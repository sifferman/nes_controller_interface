==> flow/design.v <==
module nes_controller_interface #(
    parameter NUM_CONTROLLERS = 4,   
    parameter LATCH_PULSE_WIDTH = 1  
) (
    input   wire                            clk,
    input   wire                            rst,
    input   wire                            start_fetch_i,
    output  wire                            valid_o,
    output  wire                            controller_clk_o,  
    output  wire                            controller_latch_o,
    input   wire  [NUM_CONTROLLERS-1:0]     controller_serial_LIST_ni,
    output  wire  [8*NUM_CONTROLLERS-1:0]   data_LIST_o
);
    localparam WAIT     = 2'b00;
    localparam LATCH    = 2'b01;
    localparam READ     = 2'b10;
    reg [1:0]   state_d, state_q = WAIT;
    reg         latch_d, latch_q = 0;
    reg [3:0]   num_bits_left_d, num_bits_left_q = 0;
    localparam LATCH_TIMER_WIDTH = (LATCH_PULSE_WIDTH < 1) ? ($clog2(LATCH_PULSE_WIDTH)) : (1);
    localparam LATCH_TIMER_MAX = LATCH_PULSE_WIDTH - 1;
    reg [LATCH_TIMER_WIDTH-1:0] latch_timer_d, latch_timer_q = 0;
    wire has_bits_left = (num_bits_left_q != 0);
    assign valid_o = ( !has_bits_left ) && ( !latch_q );
    assign controller_latch_o = latch_q;
    assign controller_clk_o = clk && (has_bits_left || controller_latch_o);
    always @* begin
        num_bits_left_d = num_bits_left_q;
        latch_d = latch_q;
        state_d = state_q;
        latch_timer_d = latch_timer_q;
        case ( state_q )
            WAIT: begin
                if ( start_fetch_i ) begin
                    latch_d = 1;
                    state_d = LATCH;
                    latch_timer_d = LATCH_TIMER_MAX;
                end
            end
            LATCH: begin
                if ( latch_timer_q == 0 ) begin
                    state_d = READ;
                    num_bits_left_d = 4'd8;
                    latch_d = 0;
                end else begin
                    latch_timer_d = latch_timer_q - 1;
                end
            end
            READ: begin
                if ( has_bits_left ) begin
                    num_bits_left_d = num_bits_left_q - 1;
                end else if ( start_fetch_i ) begin
                    latch_d = 1;
                    state_d = LATCH;
                    latch_timer_d = LATCH_TIMER_MAX;
                end else begin
                    state_d = WAIT;
                end
            end
            default: ;
        endcase
    end
    always @(posedge clk) begin
        if ( rst ) begin
            num_bits_left_q <= 0;
            latch_q <= 0;
            state_q <= WAIT;
            latch_timer_q <= 0;
        end else begin
            num_bits_left_q <= num_bits_left_d;
            latch_q <= latch_d;
            state_q <= state_d;
            latch_timer_q <= latch_timer_d;
        end
    end
    genvar controller_GEN;
    generate for (controller_GEN = 1; controller_GEN <= NUM_CONTROLLERS; controller_GEN = controller_GEN+1 ) begin : controller
    reg [7:0] data_d, data_q = 0;
    assign data_LIST_o[8*(controller_GEN-1)+:8] = data_q;
    reg [7:0] shift_register_d, shift_register_q = 0;
    always @* begin
        shift_register_d = shift_register_q;
        data_d = data_q;
        if ( num_bits_left_q != 0 ) begin
            shift_register_d = {shift_register_q[6:0], ~controller_serial_LIST_ni[controller_GEN-1]};
            if ( num_bits_left_d == 0 ) begin
                data_d = shift_register_d;
            end
        end
    end
    always @(posedge clk) begin
        if ( rst ) begin
            shift_register_q <= 0;
            data_q <= 0;
        end else begin
            shift_register_q <= shift_register_d;
            data_q <= data_d;
        end
    end
    end endgenerate
endmodule
# Step by step through the tools: nes_controller_interface
# What the tools print for nes_controller_interface, step after step.
# Lines are those of the file above, counted from 1.
# Operators carry their Yosys type and port widths (W data, S select, Z words).
# Cell names lack the library's common part.
# A cell with - has no value.
[inputs] top_module="nes_controller_interface" clk_port="clk" library="sky130hd" pvt_corner="tt_025C_1v80"

# Word level
# Counts by Yosys on the flattened word-level netlist (proc, flatten, opt, wreduce; memories kept). Register bits leave out memories and registers merged into their read ports (data or address). Print and check cells are left out. Cells with the same type and inputs are merged into one.
[op_classes] n_reduce_logical=13 bitwise=4 n_mux=16 shift=0 addsub=2 equal=5 cmp=0 div=0 multipliers=0
[ops] op="$pmux W4 S2" count=1
[ops] op="$mux W4" count=2
[ops] op="$mux W1" count=7
[ops] op="$ne A2 B2 Y1 const B" count=3
[ops] op="$pmux W2 S3" count=1
[ops] op="$pmux W1 S3" count=2
[ops] op="$mux W2" count=3
[ops] op="$not A1 Y1" count=4
[ops] op="$reduce_and A2 Y1" count=2
[ops] op="$sub A4 B1 Y4 const B" count=1
[ops] op="$logic_not A4 Y1" count=1
[ops] op="$reduce_and A4 Y1" count=1
[ops] op="$reduce_bool A4 Y1" count=1
[ops] op="$reduce_and A3 Y1" count=1
[ops] op="$reduce_bool A3 Y1" count=1
[ops] op="$logic_and A1 B1 Y1" count=2
[ops] op="$logic_not A1 Y1" count=2
[ops] op="$eq A2 B1 Y1 const B" count=1
[ops] op="$eq A2 B2 Y1 const B" count=1
[ops] op="$logic_not A2 Y1" count=1
[ops] op="$sub A1 B1 Y1 const B" count=1
[ops] op="$logic_or A1 B1 Y1" count=1
[bits] output_inout_bits=35 ram_bits=0 mem_count=0 latchBits=0 ff_bits=68 in_bits=7 rom_bits=0 clocked_rd_ports_x_width=0 elab_cells=52

# Logic depth
# Longest topological path by Yosys (ltp), each cell counted once; first at word level (registers and memories cut), then after technology mapping (sequential cells cut; the memories' decode and read muxes count).
[logic_depth] word_depth=5 abc_area=0 mapped_depth=9 ltp_nobuf=7

# Mapped cells and area
# The flow's flattened synthesis, as Yosys stat reports it; memories are mapped. The netlist is that of the ABC_AREA named above (0 if unset); the other value can give another one.
[by_type] cell="dfxtp_1" count=67 area_total_um2=1.34E+03
[by_type] cell="nand2b_1" count=59 area_total_um2=369.104
[by_type] cell="mux2i_1" count=28 area_total_um2=280.269
[by_type] cell="nand2_1" count=50 area_total_um2=187.68
[by_type] cell="a21oi_1" count=32 area_total_um2=160.154
[by_type] cell="nor2_1" count=19 area_total_um2=71.318
[by_type] cell="ha_1" count=5 area_total_um2=62.56
[by_type] cell="clkbuf_1" count=16 area_total_um2=60.058
[by_type] cell="a211oi_1" count=6 area_total_um2=45.043
[by_type] cell="mux2_1" count=4 area_total_um2=45.043
[by_type] cell="nor2b_1" count=7 area_total_um2=43.792
[by_type] cell="inv_1" count=6 area_total_um2=22.522
[by_type] cell="nor4_4" count=1 area_total_um2=21.27
[by_type] cell="buf_4" count=2 area_total_um2=15.014
[by_type] cell="o2bb2ai_2" count=1 area_total_um2=15.014
[by_type] cell="buf_6" count=1 area_total_um2=11.261
[by_type] cell="mux2_2" count=1 area_total_um2=11.261
[by_type] cell="nand3_1" count=2 area_total_um2=10.01
# Other cell types: 10; their cells: 11.
[synth_totals] seqArea_um2=1341.3 cell_count=318 buf_cells=22 ff_cells=67 synth_area_um2=2844.0

Appendix: measured runs

Module nes_controller_interface, platform sky130hd: 2 stored runs of the flow (Yosys, OpenROAD) with differing settings, in no particular order. Input and output delays are each 20% of the period that was set; the output load is 0.01 pF.
"achieved clock period" is the run's clock period less its worst setup slack. It is reckoned from that one timing run; input and output delays stay at 20% of the period that was set.
By "worst setup path time" is meant the share of the clock period that the worst setup path is allowed (20% is reserved at inputs, 20% at outputs), minus its slack. Clock arrival times at its registers enter into it.
By "power" is meant OpenSTA's value without simulated activity: inputs other than the clock are taken to toggle once in ten clock periods, and the tool carries that through the logic.
"worst setup path time" is known to 10 ps.
[run 1] settings: period_ns=1.8, CORE_UTILIZATION=56, SETUP_SLACK_MARGIN=0.19, PLACE_DENSITY_LB_ADDON=0.09, HOLD_SLACK_MARGIN=0.16, CORE_ASPECT_RATIO=1.16, TNS_END_PERCENT=20, GPL_TIMING_DRIVEN=0, GPL_ROUTABILITY_DRIVEN=0, CTS_CLUSTER_SIZE=88, SLEW_MARGIN=10, MIN_ROUTING_LAYER=met2, MAX_ROUTING_LAYER=met5, CAP_MARGIN=20, CORE_MARGIN=2
[run 1] result: chip area after synthesis (Yosys) 2844.0 sq um, die area 5666.2 sq um, standard-cell area of the final layout 3808.7 sq um, utilization 78.8%, worst setup slack after layout -364 ps, total negative slack -10694 ps, worst hold slack 459 ps, power 3.901 mW, achieved clock period 2164 ps, worst setup path time 1800 ps, worst setup path kind flip-flop to output port
[run 2] settings: period_ns=1.85, CORE_UTILIZATION=20, SETUP_SLACK_MARGIN=-0.05, PLACE_DENSITY_LB_ADDON=0.21, HOLD_SLACK_MARGIN=0.01, CORE_ASPECT_RATIO=0.89, CORE_MARGIN=6, CELL_PAD_IN_SITES_DETAIL_PLACEMENT=2, ABC_AREA=0, GPL_TIMING_DRIVEN=1, GPL_ROUTABILITY_DRIVEN=0, CTS_CLUSTER_SIZE=76, MIN_ROUTING_LAYER=met2, CAP_MARGIN=20, SLEW_MARGIN=20
[run 2] result: chip area after synthesis (Yosys) 2844.0 sq um, die area 17230.1 sq um, standard-cell area of the final layout 4155.2 sq um, utilization 30.4%, worst setup slack after layout -293 ps, total negative slack -8520 ps, worst hold slack 437 ps, power 4.751 mW, achieved clock period 2143 ps, worst setup path time 2140 ps, worst setup path kind flip-flop to flip-flop
